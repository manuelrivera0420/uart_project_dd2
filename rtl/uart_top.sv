==> flow/design.v <==
`timescale 1ns / 1ps
module baud_rate_generator #(parameter CLK_FREQ =100_000_000)(
    input  logic clk,       
    input  logic arst_n,     
    output logic tick       
);
logic [31:0] counter_max;
logic [31:0] counter;
assign counter_max = (CLK_FREQ / (9600 * 16));
always_ff @(posedge clk or negedge arst_n) begin
    if(!arst_n) begin
        tick    <= 1'b0;
        counter <= 32'd0;
    end else begin
        if (counter == counter_max) begin
            counter <= 32'd0;
            tick    <= 1'b1;  
        end else begin
            counter <= counter + 1;
            tick    <= 1'b0;
        end
    end
end
endmodule
`timescale 1ns / 1ps
module receiver #(parameter BYTE_WIDTH = 8)(
input logic clk,
input logic arst_n,      
input logic tick,        
input logic rx,          
output logic rx_done,    
output logic [BYTE_WIDTH - 1 : 0] data_out  
);
localparam BIT_SAMPLING     = 15;
localparam HALFBIT_SAMPLING = 7;
logic [4:0] nbits, nbits_next;
logic [4:0] oversampling_count, oversampling_count_next;
logic [BYTE_WIDTH - 1 : 0] data_out_reg, data_out_reg_next;
logic rx_done_next;
typedef enum logic [2:0] {
    IDLE  = 3'b000,  
    START = 3'b001,  
    DATA  = 3'b010,  
    STOP  = 3'b011   
} state_type;
state_type state_reg, state_next;
always_ff @(posedge clk or negedge arst_n) begin
    if(!arst_n) begin
        state_reg <= IDLE;
    end else begin
        oversampling_count <= oversampling_count_next;
        state_reg          <= state_next;
        nbits              <= nbits_next;
        data_out_reg       <= data_out_reg_next;
        rx_done            <= rx_done_next;
    end
end
always_comb begin
    oversampling_count_next = oversampling_count;
    nbits_next              = nbits;
    data_out_reg_next       = data_out_reg;
    state_next              = state_reg;
    rx_done_next            = rx_done;
    case(state_reg)
        IDLE: begin
            rx_done_next            = 1'b0;
            oversampling_count_next = '0;
            data_out_reg_next       = '0;
            nbits_next              = '0;
            if (!rx) begin
                state_next = START;
            end
        end
        START: begin
            if (tick) begin
                if (oversampling_count == BIT_SAMPLING) begin
                    oversampling_count_next = '0;
                    nbits_next              = '0;
                    data_out_reg_next       = '0;
                    state_next              = DATA;
                end else begin
                    oversampling_count_next = oversampling_count + 1'b1;
                    if (oversampling_count == HALFBIT_SAMPLING) begin
                        state_next = (!rx) ? START : IDLE;
                    end
                end
            end
        end
        DATA: begin
            if (tick) begin
                if (oversampling_count == BIT_SAMPLING) begin
                    oversampling_count_next = '0;
                    if (nbits == (BYTE_WIDTH - 1'b1)) begin
                        state_next = STOP;
                    end else begin
                        nbits_next = nbits + 1'b1;
                    end
                end else begin
                    oversampling_count_next = oversampling_count + 1'b1;
                    if (oversampling_count == HALFBIT_SAMPLING) begin
                        data_out_reg_next = {rx, data_out_reg[BYTE_WIDTH-1:1]};
                    end
                end
            end
        end
        STOP: begin
            if (tick) begin
                if (rx) begin
                    if (oversampling_count == BIT_SAMPLING) begin
                        rx_done_next            = 1'b1;
                        state_next              = IDLE;
                        oversampling_count_next = '0;
                    end else begin
                        oversampling_count_next = oversampling_count + 1'b1;
                    end
                end else begin
                    state_next              = IDLE;
                    oversampling_count_next = '0;
                end
            end
        end
        default: begin
            state_next = state_reg;
        end
    endcase
end
assign data_out = data_out_reg;
endmodule
`timescale 1ns / 1ps
module transmitter #(parameter BYTE_WIDTH = 8)(
    input logic clk,         
    input logic arst_n,       
    input logic [BYTE_WIDTH - 1 : 0] data_in,  
    input logic tick,        
    input logic tx_start,    
    output logic tx,         
    output logic tx_done     
);
localparam BIT_SAMPLING = 15;
logic [BYTE_WIDTH - 1 : 0] shifted_data;
logic [BYTE_WIDTH - 1 : 0] shifted_data_next;
logic [4:0] nbits;
logic [4:0] nbits_next;
logic [4:0] oversampling_count;
logic [4:0] oversampling_count_next;
logic tx_done_next;
logic tx_next;
typedef enum logic [2:0]  {
    IDLE  = 3'b000,  
    START = 3'b001,  
    DATA  = 3'b010,  
    STOP  = 3'b011   
} state_type;
state_type state_reg, state_next;
always_ff @(posedge clk or negedge arst_n) begin
    if(!arst_n) begin
        state_reg <= IDLE;
    end else begin
        state_reg          <= state_next;
        nbits              <= nbits_next;
        oversampling_count <= oversampling_count_next;
        shifted_data       <= shifted_data_next;
        tx_done            <= tx_done_next;
        tx                 <= tx_next;
    end
end
always_comb begin
    state_next              = state_reg;
    nbits_next              = nbits;
    oversampling_count_next = oversampling_count;
    shifted_data_next       = shifted_data;
    tx_done_next            = tx_done;
    tx_next                 = tx;
    case(state_reg)
        IDLE: begin
            tx_done_next            = 1'b0;
            nbits_next              = '0;
            tx_next                 = 1'b1;
            oversampling_count_next = '0;
            if(tx_start) begin 
                shifted_data_next = data_in;  
                tx_next           = 1'b0;      
                state_next        = START;
            end
        end
        START: begin
            if(tick) begin
                if(oversampling_count == BIT_SAMPLING) begin
                    oversampling_count_next = '0;
                    state_next              = DATA;
                end else begin
                    oversampling_count_next = oversampling_count + 1;
                end
            end
        end
        DATA: begin
            tx_next = shifted_data[0];  
            if(tick) begin
                if(oversampling_count == BIT_SAMPLING) begin
                    shifted_data_next       = {1'b0, shifted_data[7:1]};  
                    oversampling_count_next = '0;
                    if(nbits == BYTE_WIDTH - 1) begin
                        state_next = STOP;
                    end else begin
                        nbits_next = nbits + 1'b1;
                    end
                end else begin
                    oversampling_count_next = oversampling_count + 1;
                end
            end
        end
        STOP: begin
            tx_next = 1'b1;  
            if(tick) begin
                if(oversampling_count == BIT_SAMPLING) begin
                    state_next   = IDLE;
                    tx_done_next = 1'b1;
                end else begin
                    oversampling_count_next = oversampling_count + 1;
                    state_next              = STOP;
                end
            end
        end
        default: begin
            state_next = state_reg;
        end		
    endcase
end
endmodule
`timescale 1ns / 1ps
module uart_top #(parameter CLK_FREQ = 100_000_000, BYTE_WIDTH = 8) (
    input logic clk,
    input logic arst_n,
    input logic [BYTE_WIDTH - 1 : 0] data_in,
    input logic tx_start,
    output logic tx_done,
    output logic rx_done,
    output logic [BYTE_WIDTH - 1 : 0] data_out
);
logic tick;
logic serial_data;
baud_rate_generator #(.CLK_FREQ(CLK_FREQ)) baud_rate_generator_i(
    .clk(clk),
    .arst_n(arst_n),
    .tick(tick)
);
transmitter #(.BYTE_WIDTH(BYTE_WIDTH)) transmitter_i(
   .clk(clk),
   .arst_n(arst_n),
   .data_in(data_in),
   .tick(tick),
   .tx_start(tx_start),
   .tx(serial_data),
   .tx_done(tx_done)
);
receiver #(.BYTE_WIDTH(BYTE_WIDTH)) receiver_i(
.clk(clk),
.arst_n(arst_n),
.tick(tick),
.rx(serial_data),  
.rx_done(rx_done),
.data_out(data_out)
);
endmodule
Tool chain data of uart_top
Tool output for the design above, in the order of the flow.
Lines are those of the file above, counted from 1.
Library cell names are shortened.
{"block": "design", "top_module": "uart_top", "clk_port": "clk", "cell_library": "sky130hd", "lib_corner": "tt_025C_1v80"}

Word-level counts
Source: Yosys, flattened and elaborated, memories not mapped. Widths are those after wreduce. Registers that Yosys merges into a memory's read port (data or address) are not register bits. Print and check cells do not count. Equal cells are merged and count once.
{"block": "word_totals", "regBits": 78, "in_bits": 11, "out_inout_bits": 10}
{"block": "classes", "addsub": 5, "eq_ne": 38, "muxes": 62, "n_reduce_logical": 22}
{"block": "ops", "cell": "two-way mux 5 bit", "n": 16}
{"block": "ops", "cell": "two-way mux 8 bit", "n": 8}
{"block": "ops", "cell": "two-way mux 3 bit", "n": 17}
{"block": "ops", "cell": "parallel mux 5 bit (select 3 bit)", "n": 3}
{"block": "ops", "cell": "adder 32 x 1 -> 32 bit (second input constant)", "n": 1}
{"block": "ops", "cell": "== test 32 x 10 -> 1 bit (second input constant)", "n": 1}
{"block": "ops", "cell": "two-way mux 32 bit", "n": 1}
{"block": "ops", "cell": "!= test 2 bit (second input constant)", "n": 13}
{"block": "ops", "cell": "parallel mux 8 bit (select 3 bit)", "n": 1}
{"block": "ops", "cell": "parallel mux 3 bit (select 4 bit)", "n": 2}
{"block": "ops", "cell": "!= test 2 x 1 -> 1 bit (second input constant)", "n": 11}
{"block": "ops", "cell": "adder 5 x 1 -> 5 bit (second input constant)", "n": 4}
{"block": "ops", "cell": "AND reduction 5 bit", "n": 4}
{"block": "ops", "cell": "parallel mux 8 bit (select 2 bit)", "n": 1}
{"block": "ops", "cell": "== test 5 x 3 -> 1 bit (second input constant)", "n": 3}
{"block": "ops", "cell": "AND reduction 7 bit", "n": 2}
{"block": "ops", "cell": "== test 3 x 2 -> 1 bit (second input constant)", "n": 4}
{"block": "ops", "cell": "== test 5 x 4 -> 1 bit (second input constant)", "n": 2}
{"block": "ops", "cell": "parallel mux 5 bit (select 2 bit)", "n": 1}
{"block": "ops", "cell": "AND reduction 9 bit", "n": 1}
{"block": "ops", "cell": "AND reduction 4 bit", "n": 2}
{"block": "ops", "cell": "nonzero test 4 bit", "n": 2}
{"block": "ops", "cell": "AND reduction 8 bit", "n": 1}
{"block": "ops", "cell": "two-way mux 1 bit", "n": 8}
{"block": "ops", "cell": "nonzero test 2 bit", "n": 3}
{"block": "ops", "cell": "== test 3 x 1 -> 1 bit (second input constant)", "n": 2}
{"block": "ops", "cell": "zero test 3 bit", "n": 2}
{"block": "ops", "cell": "nonzero test 3 bit", "n": 2}
Other operator kinds: 7; their cells: 9.

Longest topological paths
Yosys ltp: most cells in a row. Word level: on the elaborated netlist, between registers, memories and ports. Mapped: between sequential cells and ports; inverters and the memories' decode and read muxes count.
{"block": "logic_depth", "ltp_word": 5, "ABC_AREA": 0, "depth_mapped": 6}

After synthesis
Yosys stat after the flow's synthesis: flattened, memories mapped to cells. It holds for the ABC_AREA given above (unset counts as 0); a run with the other value may have another netlist.
The area totals of this step are shown rounded.
{"block": "by_type", "cell_type": "edfxtp_1", "n": 39, "type_area_um2": 1.17E+03}
{"block": "by_type", "cell_type": "dfrtp_1", "n": 39, "type_area_um2": 975.936}
{"block": "by_type", "cell_type": "xnor2_1", "n": 26, "type_area_um2": 227.718}
{"block": "by_type", "cell_type": "xor2_1", "n": 14, "type_area_um2": 122.618}
{"block": "by_type", "cell_type": "nand3_1", "n": 24, "type_area_um2": 120.115}
{"block": "by_type", "cell_type": "nor2_1", "n": 28, "type_area_um2": 105.101}
{"block": "by_type", "cell_type": "ha_1", "n": 8, "type_area_um2": 100.096}
{"block": "by_type", "cell_type": "nand2_1", "n": 26, "type_area_um2": 97.594}
{"block": "by_type", "cell_type": "and2_1", "n": 15, "type_area_um2": 93.84}
{"block": "by_type", "cell_type": "mux2_2", "n": 7, "type_area_um2": 78.826}
{"block": "by_type", "cell_type": "nand4_1", "n": 10, "type_area_um2": 62.56}
{"block": "by_type", "cell_type": "dfstp_2", "n": 2, "type_area_um2": 52.55}
{"block": "by_type", "cell_type": "and3_1", "n": 7, "type_area_um2": 43.792}
{"block": "by_type", "cell_type": "nor4_4", "n": 2, "type_area_um2": 42.541}
{"block": "by_type", "cell_type": "o21ai_0", "n": 8, "type_area_um2": 40.038}
{"block": "by_type", "cell_type": "nor2b_1", "n": 6, "type_area_um2": 37.536}
{"block": "by_type", "cell_type": "nor4_1", "n": 6, "type_area_um2": 37.536}
{"block": "by_type", "cell_type": "mux2i_1", "n": 3, "type_area_um2": 30.029}
Not listed: further types 23, cells in them 47.
{"block": "mapped", "cells": 317, "yosys_area_um2": 3760, "ffs": 80}
The figures by module come from a second, unflattened synthesis with its own total; it is not the netlist above.
{"block": "hier_totals", "hier_cells": 327, "area_unflattened_um2": 3920}
Each row is one instance without its submodules.
{"block": "by_module", "mod": "baud_rate_generator #(CLK_FREQ=100000000)", "n_inst": 1, "cells": 138, "area_um2": 1570, "seq_area_um2": 826}
{"block": "by_module", "mod": "transmitter #(BYTE_WIDTH=8)", "n_inst": 1, "cells": 95, "area_um2": 1200, "seq_area_um2": 702}
{"block": "by_module", "mod": "receiver #(BYTE_WIDTH=8)", "n_inst": 1, "cells": 94, "area_um2": 1140, "seq_area_um2": 672}
{"block": "by_module", "mod": "uart_top", "n_inst": 1, "cells": 0, "area_um2": 0.0, "seq_area_um2": 0.0}

Path before layout
Path of least setup slack by OpenSTA after synthesis, without wires, with an ideal clock, recovery checks aside; 20% of the period is set as input and as output delay. Where synthesis merged equal registers, the netlist keeps one of their names.
{"block": "synth_path", "path_kind": "reg2reg", "start": "register transmitter_i.oversampling_count[0]", "end": "register transmitter_i.nbits[0]", "tclk_ns": 1.9, "setup_ns": 0.375, "launch_ns": 0.000, "t_arrival_ns": 1.575, "path_slack_ns": -0.049, "delay_ns": 1.950, "driving_pins": 7, "n_path_buf": 0, "period_less_setup_slack_ns": 1.949}
"delay_ns" is the arrival time less input delay plus setup time.
"driving_pins": output pins that drive a net of the path, with the launching flip-flop's if there is one; two outputs of one cell count as two.
"period_less_setup_slack_ns" is the clock period less the worst setup slack; recovery checks do not enter. This is arithmetic on one report: input and output delays are still those of the set period (20% each).
Between the ends stands the longest chain of elaborated cells between them, by number of cells; it is not shown to be the way that was timed. Of several equally long chains one is given.
Each line given opens the expression or statement behind the cell; cells for indexed reads and writes are added by Yosys, which also makes memories of some case tables.
Only ways into the end's enable, where the timed path ends, are counted here.
{"block": "synth_via", "cell_sequence": "edfxtp_1 -> ha_1 -> and3_1 -> ha_1 -> nand3_1 -> nand2b_1 -> a21boi_0", "elab_chain_len": 3}
{"block": "synth_rtl", "item": "start, declared", "line_no": 144, "source": "logic [4:0] oversampling_count;"}
{"block": "synth_rtl", "item": "start, assigned", "line_no": 161, "source": "oversampling_count <= oversampling_count_next;"}
{"block": "synth_rtl", "item": "== test 5 x 4 -> 1 bit", "line_no": 199, "source": "if(oversampling_count == BIT_SAMPLING) begin"}
{"block": "synth_rtl", "item": "!= test 2 x 1 -> 1 bit"}
{"block": "synth_rtl", "item": "AND reduction 5 bit"}
{"block": "synth_rtl", "item": "end, assigned", "line_no": 160, "source": "nbits              <= nbits_next;"}
{"block": "synth_rtl", "item": "end, declared", "line_no": 142, "source": "logic [4:0] nbits;"}

Worst path after layout
From the final timing report of record 1: the path of least setup slack in the routed layout; clock arrival at registers is part of the times.
{"block": "layout_path", "path_kind": "reg2reg", "start": "register receiver_i.oversampling_count[0]", "end": "register receiver_i.data_out_reg[7]", "tclk_ns": 2.39, "setup_ns": 0.36, "launch_ns": 0.35, "t_arrival_ns": 2.09, "path_slack_ns": 0.29, "driving_pins": 6, "n_path_buf": 0}
Between the ends stands the longest chain of elaborated cells between them, by number of cells; it is not shown to be the way that was timed. Of several equally long chains one is given.
Only ways into the end's enable, where the timed path ends, are counted here.
{"block": "layout_via", "cell_sequence": "edfxtp_1 -> ha_1 -> and4b_1 -> and3_1 -> o21ai_0 -> a21oi_1", "elab_chain_len": 3}
{"block": "layout_rtl", "item": "start, declared", "line_no": 37, "source": "logic [4:0] oversampling_count, oversampling_count_next;"}
{"block": "layout_rtl", "item": "start, assigned", "line_no": 51, "source": "oversampling_count <= oversampling_count_next;"}
{"block": "layout_rtl", "item": "== test 5 x 4 -> 1 bit", "line_no": 76, "source": "if (oversampling_count == BIT_SAMPLING) begin"}
{"block": "layout_rtl", "item": "!= test 2 bit"}
{"block": "layout_rtl", "item": "AND reduction 7 bit"}
{"block": "layout_rtl", "item": "end, assigned", "line_no": 54, "source": "data_out_reg       <= data_out_reg_next;"}
{"block": "layout_rtl", "item": "end, declared", "line_no": 38, "source": "logic [BYTE_WIDTH - 1 : 0] data_out_reg, data_out_reg_next;"}

uart_top through Yosys and OpenROAD on sky130hd: 2 stored runs, unordered, with their settings and measured results. The constraints put input and output delay at 20% of the set period each and load the outputs with 0.01 pF.
"worstPathTime_ns" = time allowed to the worst setup path (clock period - input delay - output delay, where it has them) - its slack; a late launch clock adds to it, a late capture clock takes from it.
Results are given in rounded form.

{"run": "record 1", "settings": { "period_ns": 2.39, "CORE_UTILIZATION": 47, "CAP_MARGIN": 20, "CORE_MARGIN": 2, "SLEW_MARGIN": 20 }, "results": { "synthesis_area_um2": 3760, "total_die_area_um2": 8730, "finish.utilization_frac": 0.555, "setup_worst_slack_ns": 0.286, "total_negative_slack_ns": 0.000, "worstPathTime_ns": 2.10, "timing.worst_path_kind": "reg2reg" }}
{"run": "record 2", "settings": { "period_ns": 1.74, "CORE_UTILIZATION": 59, "PLACE_DENSITY_LB_ADDON": 0.22, "HOLD_SLACK_MARGIN": 0.12, "CORE_MARGIN": 6, "CELL_PAD_IN_SITES_GLOBAL_PLACEMENT": 0, "ABC_AREA": 0, "GPL_TIMING_DRIVEN": 1, "GPL_ROUTABILITY_DRIVEN": 0, "CTS_CLUSTER_SIZE": 32, "SLEW_MARGIN": 40, "MAX_ROUTING_LAYER": "met5", "CAP_MARGIN": 20 }, "results": { "synthesis_area_um2": 3760, "total_die_area_um2": 8430, "finish.utilization_frac": 0.754, "setup_worst_slack_ns": 0.006, "total_negative_slack_ns": 0.000, "worstPathTime_ns": 1.73, "timing.worst_path_kind": "reg2reg" }}
